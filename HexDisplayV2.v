==> flow/design.v <==
`timescale 1ns / 1ps
module HexDisplayV2(
	input clk,				  
	input [15:0] value_in,	  
	input BCD_enable,	      
	input Display_Enable,     
	output [6:0] seg,	      
	output [3:0] an	          
    );
	parameter CLKBIT = 16;   
	reg [CLKBIT:0] clk_div = 0;
	always @(posedge clk) begin
		clk_div <= clk_div + 1;	
	end 
	wire [1:0] digit_select;  
	assign digit_select = clk_div[CLKBIT:CLKBIT-1];  
	wire [15:0] BCD_out;
	Hex2BCD MyHex2BCD(clk, value_in, BCD_out, busy);
	wire[15:0] value_used;
	assign value_used = BCD_enable ? BCD_out : value_in;
	wire [3:0] tmp_value;	
	assign tmp_value = (digit_select ==  2'b00 ) ? value_used[3:0]:
							 (digit_select ==  2'b01 ) ? value_used[7:4]:
							 (digit_select ==  2'b10 ) ? value_used[11:8]:
							 (digit_select ==  2'b11 ) ? value_used[15:12]:
							 4'b1111;
	EnableDigit MyEnableDigit( digit_select, an );
	DisplayDigit MyDisplayDigit( tmp_value, Display_Enable, seg );	
endmodule
module DisplayDigit( valueIn, Display_Enable, sevenSegOut);
	input [3:0] valueIn;	 
	input Display_Enable;  
	output [6:0] sevenSegOut;  
	assign sevenSegOut =  ((valueIn == 4'b0000)& Display_Enable) ? 7'b1000000:    
								 ((valueIn == 4'b0001)& Display_Enable) ? 7'b1111001:    
								 ((valueIn == 4'b0010)& Display_Enable) ? 7'b0100100:    
								 ((valueIn == 4'b0011)& Display_Enable) ? 7'b0110000:    
								 ((valueIn == 4'b0100)& Display_Enable) ? 7'b0011001:    
								 ((valueIn == 4'b0101)& Display_Enable) ? 7'b0010010:    
								 ((valueIn == 4'b0110)& Display_Enable) ? 7'b0000010:    
								 ((valueIn == 4'b0111)& Display_Enable) ? 7'b1111000:    
								 ((valueIn == 4'b1000)& Display_Enable) ? 7'b0000000:    
								 ((valueIn == 4'b1001)& Display_Enable) ? 7'b0010000:    
								 ((valueIn == 4'b1010)& Display_Enable) ? 7'b0001000:    
								 ((valueIn == 4'b1011)& Display_Enable) ? 7'b0000011:    
								 ((valueIn == 4'b1100)& Display_Enable) ? 7'b1000110:    
								 ((valueIn == 4'b1101)& Display_Enable) ? 7'b0100001:    
								 ((valueIn == 4'b1110)& Display_Enable) ? 7'b0000110:    
								 ((valueIn == 4'b1111)& Display_Enable) ? 7'b0001110:    
								 7'b1111111;    
endmodule
module EnableDigit( digitSelectIn, digSelectOut);
	input [1:0] digitSelectIn;  
	output [3:0] digSelectOut;  
	assign digSelectOut = (digitSelectIn == 2'b00) ? 4'b1110:    
								 (digitSelectIn == 2'b01) ? 4'b1101:    
								 (digitSelectIn == 2'b10) ? 4'b1011:    
								 (digitSelectIn == 2'b11) ? 4'b0111:    
								 4'b0000;    
endmodule
module Hex2BCD(sys_clk, HexIn, BCD_out, busy);
	 input [15:0] HexIn;     
    input sys_clk;
    output reg [15:0] BCD_out = 0;
	 output reg busy = 0;
	reg [3:0] digit0, digit1, digit2, digit3;
	wire carry0, carry1, carry2;
	reg [4:0] counter =0;
	assign carry0=(digit0>4);
	assign carry1=(digit1>4);
	assign carry2=(digit2>4);
	always @(posedge sys_clk) begin
		if (counter==0) begin
			digit0<=0;
			digit1<=0;
			digit2<=0;
			digit3<=0;
			busy <= 1'b1;
			counter <= counter + 1;
		end
		else if (counter<17) begin
		  if (carry0)
				digit0<={digit0-5,HexIn[16-counter]};
		  else
				digit0<={digit0[2:0],HexIn[16-counter]};
		  if (carry1)
				digit1<={digit1-5,carry0};
		  else
				digit1<={digit1[2:0],carry0};
		  if (carry2)
				digit2<={digit2-5,carry1};
		  else
				digit2<={digit2[2:0],carry1};
		  digit3<={digit3[2:0],carry2};
		  counter <= counter + 1;
		end 
		else if (counter == 17 ) begin
			if( HexIn < 10000 )  
				BCD_out <= {digit3,digit2,digit1,digit0};  
			else
				BCD_out <= 16'h9999;  
			busy <= 1'b0;
				counter <= 0;
		end
	end
endmodule
== From RTL to reports: HexDisplayV2 ==
What the tools print for HexDisplayV2, step after step.
Line numbers count from 1 in the design file above.
The mark n/a stands for no value.
Design
  top module: HexDisplayV2
  clock: clk
  library: sky130hd
  timing corner: tt_025C_1v80

== Elaborated design ==
Source: Yosys, flattened and elaborated, memories not mapped. Widths are those after wreduce. Registers that Yosys merges into a memory's read port (data or address) are not register bits. Print and check cells do not count. Equal cells are merged and count once.
Cells by class
  bitwise operators: 18
  reduce/logical cells: 5
  shift operators: 1
  eq/ne operators: 19
  $lt $le $gt $ge: 5
  multiplexer cells: 31
  add/subtract/negate cells: 6
Operators by type and width (count)
  7-bit two-way mux: 16
  4-bit two-way mux: 10
  16-bit by 32-bit variable part select with 1-bit output: 1
  4-bit equality test (second input constant): 8
  17-bit by 1-bit adder with 17-bit output (second input constant): 1
  1-bit bitwise AND: 16
  16-bit by 14-bit less-than comparator with 1-bit output (second input constant): 1
  4-bit by 3-bit equality test with 1-bit output (second input constant): 4
  16-bit two-way mux: 1
  5-bit two-way mux: 3
  4-bit by 3-bit > comparator with 1-bit output (second input constant): 3
  3-bit subtractor (second input constant): 3
  4-bit by 2-bit equality test with 1-bit output (second input constant): 2
  5-bit by 5-bit subtractor with 6-bit output (first input constant): 1
  5-bit by 1-bit adder with 5-bit output (second input constant): 1
  5-bit less-than comparator (second input constant): 1
  5-bit equality test (second input constant): 1
  5-bit logical NOT: 1
  2-bit equality test (second input constant): 2
  4-bit by 1-bit equality test with 1-bit output (second input constant): 1
  4-bit logical NOT: 1
  3-bit AND reduction: 1
  3-bit nonzero test: 1
  3-bit two-way mux: 1
  1-bit NOT: 2
  2-bit by 1-bit equality test with 1-bit output (second input constant): 1
  2-bit logical NOT: 1
Bit counts
  output and inout bits: 11
  flip-flop bits (word level): 54

== Longest topological paths ==
Yosys ltp: most cells in a row. Word level: on the elaborated netlist, between registers, memories and ports. Mapped: between sequential cells and ports; inverters and the memories' decode and read muxes count.
Logic depth
  depth in word-level cells: 23
  ABC_AREA: 0
  depth in mapped cells: 9

== Netlist ==
Yosys stat after the flow's synthesis: flattened, memories mapped to cells. It holds for the ABC_AREA given above (unset counts as 0); a run with the other value may have another netlist.
Cells by type
  sky130_fd_sc_hd__dfxtp_1: count 33, area in all 660.634 um2
  sky130_fd_sc_hd__edfxtp_1: count 21, area in all 630.605 um2
  sky130_fd_sc_hd__mux4_2: count 9, area in all 202.694 um2
  sky130_fd_sc_hd__xnor2_1: count 16, area in all 140.134 um2
  sky130_fd_sc_hd__ha_1: count 11, area in all 137.632 um2
  sky130_fd_sc_hd__nand2_1: count 35, area in all 131.376 um2
  sky130_fd_sc_hd__nor2_1: count 29, area in all 108.854 um2
  sky130_fd_sc_hd__mux4_1: count 4, area in all 105.101 um2
  sky130_fd_sc_hd__a21oi_1: count 19, area in all 95.091 um2
  sky130_fd_sc_hd__and2_1: count 13, area in all 81.328 um2
  sky130_fd_sc_hd__nand3_1: count 14, area in all 70.067 um2
  sky130_fd_sc_hd__xor2_1: count 7, area in all 61.309 um2
  sky130_fd_sc_hd__inv_1: count 15, area in all 56.304 um2
  sky130_fd_sc_hd__o21ai_0: count 11, area in all 55.053 um2
  sky130_fd_sc_hd__nand2b_1: count 8, area in all 50.048 um2
  sky130_fd_sc_hd__clkbuf_8: count 3, area in all 41.29 um2
  sky130_fd_sc_hd__a211oi_1: count 4, area in all 30.029 um2
  sky130_fd_sc_hd__mux2i_2: count 2, area in all 27.526 um2
Not listed: further types 23, cells in them 35.
Synthesis totals
  flip-flops: 54
  buffers: 11
  chip area (Yosys): 2967.8 um2
  mapped cells: 289
By module: a second synthesis without flattening, with its own total; a netlist apart from the flattened one above.
Second synthesis, totals
  cells (unflattened synthesis): 310
  area (unflattened synthesis): 3149.3 um2
Rows give one instance, submodules left out.
By module
  Hex2BCD: times used 1, area 1960.6 um2, seq. area 970.9 um2, cells 196
  HexDisplayV2: times used 1, area 908.4 um2, seq. area 340.3 um2, cells 75
  DisplayDigit: times used 1, area 257.7 um2, seq. area 0.0 um2, cells 35
  EnableDigit: times used 1, area 22.5 um2, seq. area 0.0 um2, cells 4

== Timing after synthesis ==
Path of least setup slack by OpenSTA after synthesis, without wires, with an ideal clock, recovery checks aside; 20% of the period is set as input and as output delay. Where synthesis merged equal registers, the netlist keeps one of their names.
Timing path post-synthesis
  path type: input to output
  from: input value_in[13]
  to: output seg[0]
  input delay: 0.538 ns
  buffers on the path: 0
  setup slack: 0.292 ns
  data required time: 2.152 ns
  arrival: 1.860 ns
  stages: 5
  period: 2.69 ns
  delay of the path: 1.322 ns
  period reached after synthesis: 2.398 ns
"delay of the path" is the arrival time less input delay plus setup time.
At an output port there is no setup time.
"stages": output pins that drive a net of the path, with the launching flip-flop's if there is one; two outputs of one cell count as two.
"period reached after synthesis" = period - worst setup slack (recovery checks aside). The figure is calculated, with input and output delays left at 20% of the set period.
Between the ends stands the longest chain of elaborated cells between them, by number of cells; it is not shown to be the way that was timed. Of several equally long chains one is given.
Each line given opens the expression or statement behind the cell; cells for indexed reads and writes are added by Yosys, which also makes memories of some case tables.
On the way, post-synthesis
  cells stage by stage: sky130_fd_sc_hd__mux4_2 > sky130_fd_sc_hd__mux2i_2 > sky130_fd_sc_hd__nand2b_1 > sky130_fd_sc_hd__a21oi_1 > sky130_fd_sc_hd__o32a_1
  length of the longest elaborated chain: 23
  elaborated cells on any way between the ends: 53
  source lines of those cells: 21
Ends and longest elaborated chain, post-synthesis
  from (decl): line 4  | input [15:0] value_in,
  16-bit two-way mux: line 20  | assign value_used = BCD_enable ? BCD_out : value_in;
  4-bit two-way mux: line 25  | (digit_select == 2'b11 ) ? value_used[15:12]:
  4-bit two-way mux: line 24  | (digit_select == 2'b10 ) ? value_used[11:8]:
  4-bit two-way mux: line 23  | (digit_select == 2'b01 ) ? value_used[7:4]:
  4-bit two-way mux: line 22  | assign tmp_value = (digit_select == 2'b00 ) ? value_used[3:0]:
  4-bit equality test: line 49  | ((valueIn == 4'b1111)& Display_Enable) ? 7'b0001110:
  1-bit bitwise AND: line 49
  (+9 left out)
  7-bit two-way mux: line 40  | ((valueIn == 4'b0110)& Display_Enable) ? 7'b0000010:
  7-bit two-way mux: line 39  | ((valueIn == 4'b0101)& Display_Enable) ? 7'b0010010:
  7-bit two-way mux: line 38  | ((valueIn == 4'b0100)& Display_Enable) ? 7'b0011001:
  7-bit two-way mux: line 37  | ((valueIn == 4'b0011)& Display_Enable) ? 7'b0110000:
  7-bit two-way mux: line 36  | ((valueIn == 4'b0010)& Display_Enable) ? 7'b0100100:
  7-bit two-way mux: line 35  | ((valueIn == 4'b0001)& Display_Enable) ? 7'b1111001:
  7-bit two-way mux: line 34  | assign sevenSegOut = ((valueIn == 4'b0000)& Display_Enable) ? 7'b1000000:
  to (decl): line 7  | output [6:0] seg,

== Path in the finished layout ==
From the final timing report of flow run 1: the path of least setup slack in the routed layout; clock arrival at registers is part of the times.
Timing path post-layout
  path type: register to output
  from: register clk_div[15]
  to: output seg[0]
  setup slack: -0.69 ns
  data required time: 1.62 ns
  arrival: 2.31 ns
  stages: 8
  buffers on the path: 2
  period: 2.02 ns
Between the ends stands the longest chain of elaborated cells between them, by number of cells; it is not shown to be the way that was timed. Of several equally long chains one is given.
On the way, post-layout
  cells stage by stage: sky130_fd_sc_hd__dfxtp_4 > sky130_fd_sc_hd__buf_12 > sky130_fd_sc_hd__mux4_2 > sky130_fd_sc_hd__mux2_4 > sky130_fd_sc_hd__nand2_4 > sky130_fd_sc_hd__a21oi_2 > sky130_fd_sc_hd__o32a_1 > sky130_fd_sc_hd__buf_2
  length of the longest elaborated chain: 23
  elaborated cells on any way between the ends: 56
Ends and longest elaborated chain, post-layout
  from (decl): line 11  | reg [CLKBIT:0] clk_div = 0;
  from (assign): line 13  | clk_div <= clk_div + 1;
  2-bit equality test: line 25  | (digit_select == 2'b11 ) ? value_used[15:12]:
  4-bit two-way mux: line 25
  4-bit two-way mux: line 24  | (digit_select == 2'b10 ) ? value_used[11:8]:
  4-bit two-way mux: line 23  | (digit_select == 2'b01 ) ? value_used[7:4]:
  4-bit two-way mux: line 22  | assign tmp_value = (digit_select == 2'b00 ) ? value_used[3:0]:
  4-bit equality test: line 49  | ((valueIn == 4'b1111)& Display_Enable) ? 7'b0001110:
  1-bit bitwise AND: line 49
  (+9 left out)
  7-bit two-way mux: line 40  | ((valueIn == 4'b0110)& Display_Enable) ? 7'b0000010:
  7-bit two-way mux: line 39  | ((valueIn == 4'b0101)& Display_Enable) ? 7'b0010010:
  7-bit two-way mux: line 38  | ((valueIn == 4'b0100)& Display_Enable) ? 7'b0011001:
  7-bit two-way mux: line 37  | ((valueIn == 4'b0011)& Display_Enable) ? 7'b0110000:
  7-bit two-way mux: line 36  | ((valueIn == 4'b0010)& Display_Enable) ? 7'b0100100:
  7-bit two-way mux: line 35  | ((valueIn == 4'b0001)& Display_Enable) ? 7'b1111001:
  7-bit two-way mux: line 34  | assign sevenSegOut = ((valueIn == 4'b0000)& Display_Enable) ? 7'b1000000:
  to (decl): line 7  | output [6:0] seg,

==> results <==
Below are 2 stored runs of the flow (Yosys, OpenROAD; platform sky130hd) on HexDisplayV2, each with its settings and what was measured, unordered. Constraints: input delay and output delay 20% of the set period each, output load 0.01 pF.
By "worst setup path time (ns)" is meant the share of the clock period that the worst setup path is allowed (20% is reserved at inputs, 20% at outputs), minus its slack. Clock arrival times at its registers enter into it.
"finish__power__total" is the tool's figure for a default switching activity; nothing was simulated.

Flow files of flow run 1
==> flow/run.sh <==
#!/bin/bash
# the make line also repeats the synthesis and layout settings of config.mk as NAME=value (left out here)
make -C /OpenROAD-flow-scripts/flow DESIGN_CONFIG=/design/flow/config.mk WORK_HOME=/design/flow/orfs CLKGATE_MAP_FILE= finish
==> flow/config.mk <==
export PLATFORM = sky130hd
export DESIGN_NAME = HexDisplayV2
export DESIGN_NICKNAME = HexDisplayV2
export VERILOG_FILES = /design/flow/design.v
export SDC_FILE = /design/flow/constraint.sdc
export NUM_CORES = 4
export LEC_CHECK = 0
export CAP_MARGIN = 20
export CORE_MARGIN = 3
export CORE_UTILIZATION = 36
export CTS_CLUSTER_DIAMETER = 351
export GPL_TIMING_DRIVEN = 0
export MAX_ROUTING_LAYER = met4
export MIN_ROUTING_LAYER = met2
export PLACE_DENSITY_LB_ADDON = 0.15
export SLEW_MARGIN = 20
==> flow/constraint.sdc <==
create_clock -name core_clock -period 2.02 [get_ports {clk}]
set_input_delay 0.4040 -clock core_clock [delete_from_list [all_inputs] [get_ports {clk}]]
set_output_delay 0.4040 -clock core_clock [all_outputs]
set_load 0.01 [all_outputs]

report of flow run 1
yosys chip area after synthesis (um^2): 2967.8
finish__design__die__area: 9369.3
finish__design__instance__area__stdcell: 3772.4
finish__timing__setup__ws: -0.694
finish__timing__hold__ws: 0.410
finish__power__total: 2.066e-03
worst setup path time (ns): 2.31
worst setup path kind: register to output

Flow files of flow run 2
==> flow/run.sh <==
#!/bin/bash
# the make line also repeats the synthesis and layout settings of config.mk as NAME=value (left out here)
make -C /OpenROAD-flow-scripts/flow DESIGN_CONFIG=/design/flow/config.mk WORK_HOME=/design/flow/orfs CLKGATE_MAP_FILE= finish
==> flow/config.mk <==
export PLATFORM = sky130hd
export DESIGN_NAME = HexDisplayV2
export DESIGN_NICKNAME = HexDisplayV2
export VERILOG_FILES = /design/flow/design.v
export SDC_FILE = /design/flow/constraint.sdc
export NUM_CORES = 4
export LEC_CHECK = 0
export CAP_MARGIN = 20
export CELL_PAD_IN_SITES_DETAIL_PLACEMENT = 2
export CELL_PAD_IN_SITES_GLOBAL_PLACEMENT = 2
export CORE_ASPECT_RATIO = 0.96
export CORE_MARGIN = 5
export CORE_UTILIZATION = 69
export CTS_CLUSTER_SIZE = 19
export GPL_TIMING_DRIVEN = 0
export MIN_ROUTING_LAYER = met1
export PLACE_DENSITY_LB_ADDON = 0.01
export SLEW_MARGIN = 40
export TNS_END_PERCENT = 40
==> flow/constraint.sdc <==
create_clock -name core_clock -period 2.44 [get_ports {clk}]
set_input_delay 0.4880 -clock core_clock [delete_from_list [all_inputs] [get_ports {clk}]]
set_output_delay 0.4880 -clock core_clock [all_outputs]
set_load 0.01 [all_outputs]

report of flow run 2: did not finish, place, FLW-0024
