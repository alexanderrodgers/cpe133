==> flow/design.v <==
`timescale 1ns / 1ps
module Comparator(
    input [3:0] temp,
    output a, 
    output b,
    output c
    );
    wire t0_bar, t1_bar, t2_bar, t3_bar;
    not (t0_bar, temp[0]);
    not (t1_bar, temp[1]);
    not (t2_bar, temp[2]);
    not (t3_bar, temp[3]);
    wire g0, g1;
    and (b, temp[3], temp[2], t1_bar, t0_bar);
    and (g0, temp[3], temp[2], temp[1]);
    and (g1, temp[3], temp[2], temp[0]);
    or (c, g0, g1);
    wire d;
    or (d, b, c);
    not (a, d);
endmodule
`timescale 1ns / 1ps
module Decoder2x4(
    input I0,
    input I1,
    input cn,
    output [3:0] D 
    );
    wire s0, s1, s2, s3, I0_br, I1_br;
    not(I0_br, I0);
    not(I1_br, I1);
    and A1(s0, I0_br, I1_br);
    bufif0 (D[0], s0, cn);
    and A2(s1, I0_br, I1);
    bufif0 (D[1], s1, cn);
    and A3(s2, I0, I1_br);
    bufif0 (D[2], s2, cn);
    and A4 (s3, I0, I1);
    bufif0 (D[3], s3, cn);
endmodule
`timescale 1ns / 1ps
module FF_D(
    input D,
    input clk,
    output Q,
    output Q_bar
    );
    reg Q, Q_bar;
    always @ (posedge clk)
    begin
    Q = D;
    Q_bar = ~D;
    end
endmodule
module FF_Dcom(input D, input clk, input clr, input St, input Id,
     output Q, output Q_bar);
     reg Q, Q_bar;
     always @ (posedge clk)
     begin
        if (St == 1'b1 && clr == 1'b0)
            begin
            Q = 1'b1;
            Q_bar = 1'b0;
            end
        else
            if (St == 1'b1 && clr == 1'b1)
                begin
                Q = 1'b0;
                Q_bar = 1'b1;
                end
        else
            if (clr == 1'b1 && St == 1'b0)
                begin
                Q = 1'b0;
                Q_bar = 1'b1;
                end
        else
            if (Id == 1'b1 && clr == 1'b0 && St == 1'b0)
                begin
                Q = D;
                Q_bar = ~D;
                end
    end
endmodule
module JK_FF(
    input clk,
    input [1:0] JK,
    input clr, 
    output Q,
    output Qb);
    reg Q, Qb;
    always_ff @(posedge clk)
    begin
    if (clr == 1'b1)
    begin
    Q = 1'b0;
    Qb = 1'b1;
    end
    else
    begin
        case (JK)
        2'b10: Q = 1'b1;
        2'b01: Q = 1'b0;
        2'b11: Q = ~1;
        default: Q = Q;
        endcase
    Qb = ~Q;
    end
    end
endmodule
`timescale 1ns / 1ps
module FlipFlop_4Bit(
    input [3:0] D,
    input clr,
    input clk,
    input st,
    input Id,
    output [3:0] Q,
    output [3:0] Q_bar
    );
    FF_Dcom d1 (.Q(Q[0]), .Q_bar(Q_bar[0]), .D(D[0]), .clk(clk), .clr(clr), .St(st), .Id(Id));
    FF_Dcom d2 (.Q(Q[1]), .Q_bar(Q_bar[1]), .D(D[1]), .clk(clk), .clr(clr), .St(st), .Id(Id));
    FF_Dcom d3 (.Q(Q[2]), .Q_bar(Q_bar[2]), .D(D[2]), .clk(clk), .clr(clr), .St(st), .Id(Id));
    FF_Dcom d4 (.Q(Q[3]), .Q_bar(Q_bar[3]), .D(D[3]), .clk(clk), .clr(clr), .St(st), .Id(Id));
endmodule
`timescale 1ns / 1ps
module FullAddr(
    input X0, X1, X2,
    output sum,
    output cout
    );
    assign sum = (X0 ^ X1) ^ X2;
    assign cout = (X0 & X1) | (X0 & X2) | (X1 & X2);
endmodule
module FullAddrstr(
    input [2:0] X, output sum, output cout
);
wire J1;
xor (J1, X[0], X[1]);
xor (sum, X[2], J1);
wire L1, L2, L3;
and (L1, X[0], X[1]);
and (L2, X[1], X[2]);
and (L3, X[0], X[1]);
or (cout, L1, L2, L3);
endmodule
`timescale 1ns / 1ps
module IO_Midterm(
    input [3:0] temp,
    input [1:0] sys_meas,
    input clr,
    input clk,
    input id,
    input st,
    output [3:0] D_out,
    output [1:0] T_out,
    output clr_out,
    output ld_out,
    output st_out);
    FF_Dcom Fd0 (.D(sys_meas[0]), .clk(clk), .clr(clr), .St(st), .Id(id), .Q(T_out[0]));
    FF_Dcom Fd1 (.D(sys_meas[1]), .clk(clk), .clr(clr), .St(st), .Id(id), .Q(T_out[1]));
    FF_Dcom Fd2 (.D(clr), .clk(clk), .clr(clr), .St(st), .Id(id), .Q(clr_out));
    FF_Dcom Fd3 (.D(id), .clk(clk), .clr(clr), .St(st), .Id(id), .Q(ld_out));
    FF_Dcom Fd4 (.D(st), .clk(clk), .clr(clr), .St(st), .Id(id), .Q(st_out));    
    FlipFlop_4Bit ff0 (.D(temp), .clr(clr), .clk(clk), .st(st), .Id(id), .Q(D_out));
endmodule
`timescale 1ns / 1ps
module Lab7_2x1mux(
    input A,
    input B,
    input Sel,
    output Y
    );
    wire s0, s1, s2, Sel_bar, A_bar, B_bar;
    not (A_bar, A);
    not (B_bar, B);
    not (Sel_bar, Sel);
    and A1 (s0, A, B_bar, Sel_bar);
    and A2 (s1, B, Sel);
    and A3 (s2, A, B);
    or O1 (Y, s0, s1, s2);
endmodule
module Lab7_4x1mux(
    input [3:0] X, input sel_1, input sel_2,
    output Y
);
wire J0, J1;
Lab7_2x1mux m1 (.Y(J0), .A(X[0]), .B(X[1]), .Sel(sel_1));
Lab7_2x1mux m2 (.Y(J1), .A(X[2]), .B(X[3]), .Sel(sel_1));
Lab7_2x1mux m3 (.Y(Y), .A(J0), .B(J1), .Sel(sel_2));
endmodule
`timescale 1ns / 1ps
module Lab_5RCA(
    input [3:0] A,
    input [3:0] B,
    input C_IN,
    output [3:0] SUM_RCA,
    output C_RCA
    );
    wire c0, c1, c2;
    FullAddr F0(.X0(A[0]), .X1(B[0]), .X2(C_IN), .sum(SUM_RCA[0]), .cout(c0));
    FullAddr F1(.X0(A[1]), .X1(B[1]), .X2(c0), .sum(SUM_RCA[1]), .cout(c1));
    FullAddr F2(.X0(A[2]), .X1(B[2]), .X2(c1), .sum(SUM_RCA[2]), .cout(c2));
    FullAddr F3(.X0(A[3]), .X1(B[3]), .X2(c2), .sum(SUM_RCA[3]), .cout(C_RCA));
endmodule
`timescale 1ns / 1ps
module MidtermProject(
    input [3:0] X,
    input [1:0] sel,
    input clr,
    input clk,
    input st,
    input ld,
    output [7:0] LED
    );
    wire [3:0] D;
    wire [1:0] T;
    IO_Midterm m_io (.temp(X), .sys_meas(sel), .clr(clr), .clk(clk), .st(st), .id(ld), .T_out(T), .D_out(D));
    wire [3:0] B0 = 4'b0011;
    wire [3:0] K;
    Lab_5RCA K_RCA (.A(D), .B(B0), .C_IN(1'b0), .SUM_RCA(K));
    wire lt, et, gt;
    Comparator C1 (.temp(D), .a(lt), .b(et), .c(gt));
    assign LED[7] = gt;
    wire [3:0] F0;
    Multiplication M0(.F(D), .Q(F0));
    wire [3:0] B1 = 4'b0010;
    wire [3:0] F;
    Lab_5RCA F_RCA (.A(F0), .B(B1), .C_IN(1'b0), .SUM_RCA(F));
    wire [3:0] fin_out;
    Midterm_Mux mux (.K(K), .C(D), .F(F), .sel(T), .z(fin_out));
    wire [3:0] d_out;
    Decoder2x4 D0 (.I0(sel[0]), .I1(sel[1]), .cn(1'b0), .D(d_out));
    assign LED[0] = d_out[0];  
    assign LED[1] = d_out[1];  
    assign LED[2] = d_out[2];  
    assign LED[3] = fin_out[0];
    assign LED[4] = fin_out[1];
    assign LED[5] = fin_out[2];
    assign LED[6] = fin_out[3];
endmodule
`timescale 1ns / 1ps
module Midterm_Mux(
    input [3:0] K,
    input [3:0] F,
    input [3:0] C,
    input [1:0] sel,
    output [3:0] z
    );
    wire [3:0] mux_in;
    Mux_4x1Midterm m0 (.A(C[0]), .B(K[0]), .C(F[0]), .D(1'b0), .sel_1(sel[0]), .sel_2(sel[1]), .Y(z[0]));
    Mux_4x1Midterm m1 (.A(C[1]), .B(K[1]), .C(F[1]), .D(1'b0), .sel_1(sel[0]), .sel_2(sel[1]), .Y(z[1]));
    Mux_4x1Midterm m2 (.A(C[2]), .B(K[2]), .C(F[2]), .D(1'b0), .sel_1(sel[0]), .sel_2(sel[1]), .Y(z[2]));
    Mux_4x1Midterm m3 (.A(C[3]), .B(K[3]), .C(F[3]), .D(1'b0), .sel_1(sel[0]), .sel_2(sel[1]), .Y(z[3]));
endmodule
`timescale 1ns / 1ps
module Multiplication(
    input [3:0] F,
    output [3:0] Q
    );
    wire k1, k2, j1, j2, j3, j4, i1, i2, i3, i4, i5, i6;
    wire F0_bar, F1_bar, F2_bar, F3_bar;
    not N0 (F0_bar, F[0]);
    not N1 (F1_bar, F[1]);
    not N2 (F2_bar, F[2]);
    not N3 (F3_bar, F[3]);
    and K3 (Q[3], F[2], F[3]);
    and k_1 (k1, F2_bar, F[3]);
    and k_2 (k2, F[1], F[2], F3_bar);
    or K2 (Q[2], k1, k2);
    and j_1 (j1, F1_bar, F[2], F3_bar);
    and j_2 (j2, F[0], F[1], F2_bar);
    and j_3 (j3, F[0], F2_bar, F[3]);
    and j_4 (j4, F[1], F2_bar, F[3]);
    or K1 (Q[1], j1, j2, j3, j4);
    and i_1 (i1, F[0], F1_bar, F3_bar);
    and i_2 (i2, F1_bar, F[2], F3_bar);
    and i_3 (i3, F0_bar, F[1], F2_bar, F3_bar);
    and i_4 (i4, F[1], F[2], F[3]);
    and i_5 (i5, F[0], F[1], F[3]);
    and i_6 (i6, F0_bar, F2_bar, F[3]);
    or K0 (Q[0], i1, i2, i3, i4, i5, i6);
endmodule
`timescale 1ns / 1ps
module Mux_4x1Midterm(
    input A,
    input B,
    input C,
    input D,
    input sel_1,
    input sel_2,
    output Y
    );
    wire J0, J1;
    Lab7_2x1mux m1 (.Y(J0), .A(A), .B(B), .Sel(sel_1));
    Lab7_2x1mux m2 (.Y(J1), .A(C), .B(D), .Sel(sel_1));
    Lab7_2x1mux m3 (.Y(Y), .A(J0), .B(J1), .Sel(sel_2));
endmodule
# == From RTL to reports: MidtermProject ==
# The steps from the RTL of MidtermProject to its reports follow in flow order.
# Lines are those of the file above, counted from 1.
# Cell names lack the library's common part.
# A cell with -- has no value.
# setup
top,MidtermProject
clk_port,clk
library,sky130hd
corner,tt_025C_1v80

# == After elaboration ==
# Source: Yosys, flattened and elaborated, memories not mapped. Widths are those after wreduce. Registers that Yosys merges into a memory's read port (data or address) are not register bits. Print and check cells do not count. Equal cells are merged and count once.
# bits
elab_cells,142
output_inout_bits,8
in_bits,10
ff_bits,6
# classes
mux,18
reduce_logical,6
bitwise,112
# op_table
op,n
AND 1 bit,62
OR 1 bit,27
NOT 1 bit,18
2-to-1 mux 1 bit,18
XOR 1 bit,5
logical AND 1 bit,5
nonzero test 3 bit,1

# == Logic depth ==
# Longest topological path by Yosys (ltp), each cell counted once; first at word level (registers and memories cut), then after technology mapping (sequential cells cut; the memories' decode and read muxes count).
# logic_depth
ltp_word,14
abc_area,0
depth_mapped,8
depth_no_buf,7

# == Mapped cells and area ==
# Source: synth_stat.txt of the flow (Yosys; design flattened, memories mapped). It holds for the ABC_AREA given above (unset counts as 0); a run with the other value may have another netlist.
# Totals and module areas in this step are rounded.
# mapped
n_buf,12
ff_cells,6
seqArea_um2,120
stdcells,80
area_um2,620
# types
cell,n
dfxtp_1,6
ha_1,6
buf_4,9
a211oi_1,8
nor2b_1,8
nor2_1,9
o21ai_0,6
inv_1,7
buf_6,2
nor2b_4,1
a21oi_1,2
a221o_1,1
mux2i_1,1
and3b_1,1
xnor2_1,1
xor2_1,1
a22oi_1,1
nand2_1,2
# Other cell types: 8; their cells: 8.
# The figures by module come from a second, unflattened synthesis with its own total; it is not the netlist above.
# hier_totals
cells_unflattened,110
hier_area_um2,1100
# Each row is one instance without its submodules.
# by_module
mod,n_inst,mod_area_um2,n_cells,seq_area_um2
FF_Dcom,9,70,7,40
Lab7_2x1mux,12,15,1,0.0
FullAddr,8,20,1,0.0
Multiplication,1,73,12,0.0
Decoder2x4,1,56,8,0.0
Comparator,1,26,3,0.0
MidtermProject,1,15,3,0.0
Midterm_Mux,1,3.8,1,0.0
FlipFlop_4Bit,1,0.0,0,0.0
IO_Midterm,1,0.0,0,0.0
Lab_5RCA,2,0.0,0,0.0
Mux_4x1Midterm,4,0.0,0,0.0

# == Timing after synthesis ==
# Path of least setup slack by OpenSTA after synthesis, without wires, with an ideal clock, recovery checks aside; 20% of the period is set as input and as output delay. Where synthesis merged equal registers, the netlist keeps one of their names.
# synth_path
kind,register to output
start,reg m_io.ff0.d2.Q
end,out LED[6]
driving_pins,8
t_arrival_ns,1.504
tclk_ns,2.95
n_path_buf,1
slack_ns,0.856
delay_ns,1.504
synth_period_reached_ns,2.094
# "delay_ns" is the arrival time less input delay plus setup time.
# A path that ends at an output port has no setup time.
# "driving_pins": output pins that drive a net of the path, with the launching flip-flop's if there is one; two outputs of one cell count as two.
# "synth_period_reached_ns" is the clock period less the worst setup slack; recovery checks do not enter. This is arithmetic on one report: input and output delays are still those of the set period (20% each).
# The rows between start and end are the longest chain of elaborated cells between them; the timing report does not say that the signal goes this way. Where chains are equally long, one stands for them.
# A line is the first line of the expression or statement that the cell stems from. Yosys adds cells for indexed reads and writes and turns some case tables into memories.
# At most two assigning lines are given for a register; there are more.
# synth_between
path_cell_list,dfxtp_1 > ha_1 > nor2_1 > a21oi_1 > ha_1 > o21ai_0 > a221o_1 > buf_4
elab_chain_cells,14
cells_between,34
cone_classes,logic: 34
# synth_rtl
item,line_no,text
from (decl),56,"output Q, output Q_bar);"
from (assign),62,Q = 1'b1;
from (assign),68,Q = 1'b0;
AND 1 bit,133,assign cout = (X0 & X1) | (X0 & X2) | (X1 & X2);
OR 1 bit x2,133,
AND 1 bit,133,
XOR 1 bit,132,assign sum = (X0 ^ X1) ^ X2;
NOT 1 bit,176,"not (B_bar, B);"
AND 1 bit x2,178,"and A1 (s0, A, B_bar, Sel_bar);"
OR 1 bit x2,181,"or O1 (Y, s0, s1, s2);"
AND 1 bit x2,178,
OR 1 bit x2,181,
to (decl),214,output [7:0] LED
# Some nets on the timed path still bear RTL names; the line given drives or declares the net.
# synth_nets
net,line_no
mux.m3.Y,181

# == Worst path after layout ==
# From the final timing report of run 1: the path of least setup slack in the routed layout; clock arrival at registers is part of the times.
# layout_path
kind,register to output
start,reg m_io.ff0.d2.Q
end,out LED[6]
n_path_buf,2
slack_ns,0.22
driving_pins,9
tclk_ns,2.65
t_arrival_ns,1.90
# The rows between start and end are the longest chain of elaborated cells between them; the timing report does not say that the signal goes this way. Where chains are equally long, one stands for them.
# At most two assigning lines are given for a register; there are more.
# layout_between
path_cell_list,dfxtp_4 > ha_4 > nor2_4 > a21oi_4 > ha_4 > o21ai_2 > a221o_1 > buf_4 > buf_6
elab_chain_cells,14
cells_between,34
cone_classes,logic: 34
# layout_rtl
item,line_no,text
from (decl),56,"output Q, output Q_bar);"
from (assign),62,Q = 1'b1;
from (assign),68,Q = 1'b0;
AND 1 bit,133,assign cout = (X0 & X1) | (X0 & X2) | (X1 & X2);
OR 1 bit x2,133,
AND 1 bit,133,
XOR 1 bit,132,assign sum = (X0 ^ X1) ^ X2;
NOT 1 bit,176,"not (B_bar, B);"
AND 1 bit x2,178,"and A1 (s0, A, B_bar, Sel_bar);"
OR 1 bit x2,181,"or O1 (Y, s0, s1, s2);"
AND 1 bit x2,178,
OR 1 bit x2,181,
to (decl),214,output [7:0] LED
# Some nets on the timed path still bear RTL names; the line given drives or declares the net.
# layout_nets
net,line_no
mux.m3.Y,181

# Settings and measured results of 2 stored flow runs for module MidtermProject (sky130hd), not sorted in any way. The constraints put input and output delay at 20% of the set period each and load the outputs with 0.01 pF.
# "critical_path_time_ns": the worst setup path's part of the clock period (all of it between registers, 20% less for each end at a port) less its slack. A launch clock that arrives late makes it longer, a capture clock that arrives late makes it shorter.
# "final_power_mw" is the tool's figure for a default switching activity; nothing was simulated.
# The results are shown rounded.
# A setting shown as - is not set for that run.
setting or result,run 1,run 2
period_ns,2.65,2.06
CORE_UTILIZATION,32,40
SETUP_SLACK_MARGIN,0.69,-
PLACE_DENSITY,0.71,-
CORE_ASPECT_RATIO,0.65,-
CORE_MARGIN,8,2
CELL_PAD_IN_SITES_GLOBAL_PLACEMENT,3,-
CELL_PAD_IN_SITES_DETAIL_PLACEMENT,2,-
GPL_TIMING_DRIVEN,0,-
CAP_MARGIN,10,20
SLEW_MARGIN,25,20
yosys.chip_area_um2,620,620
design_die_area_um2,3600,1900
finish.stdcell_area_um2,1100,860
finalUtil_pct,56,58
worst_setup_slack_ns,0.22,-0.082
final_power_mw,0.42,0.42
critical_path_time_ns,1.90,1.73
critical_path_kind,register to output,register to output
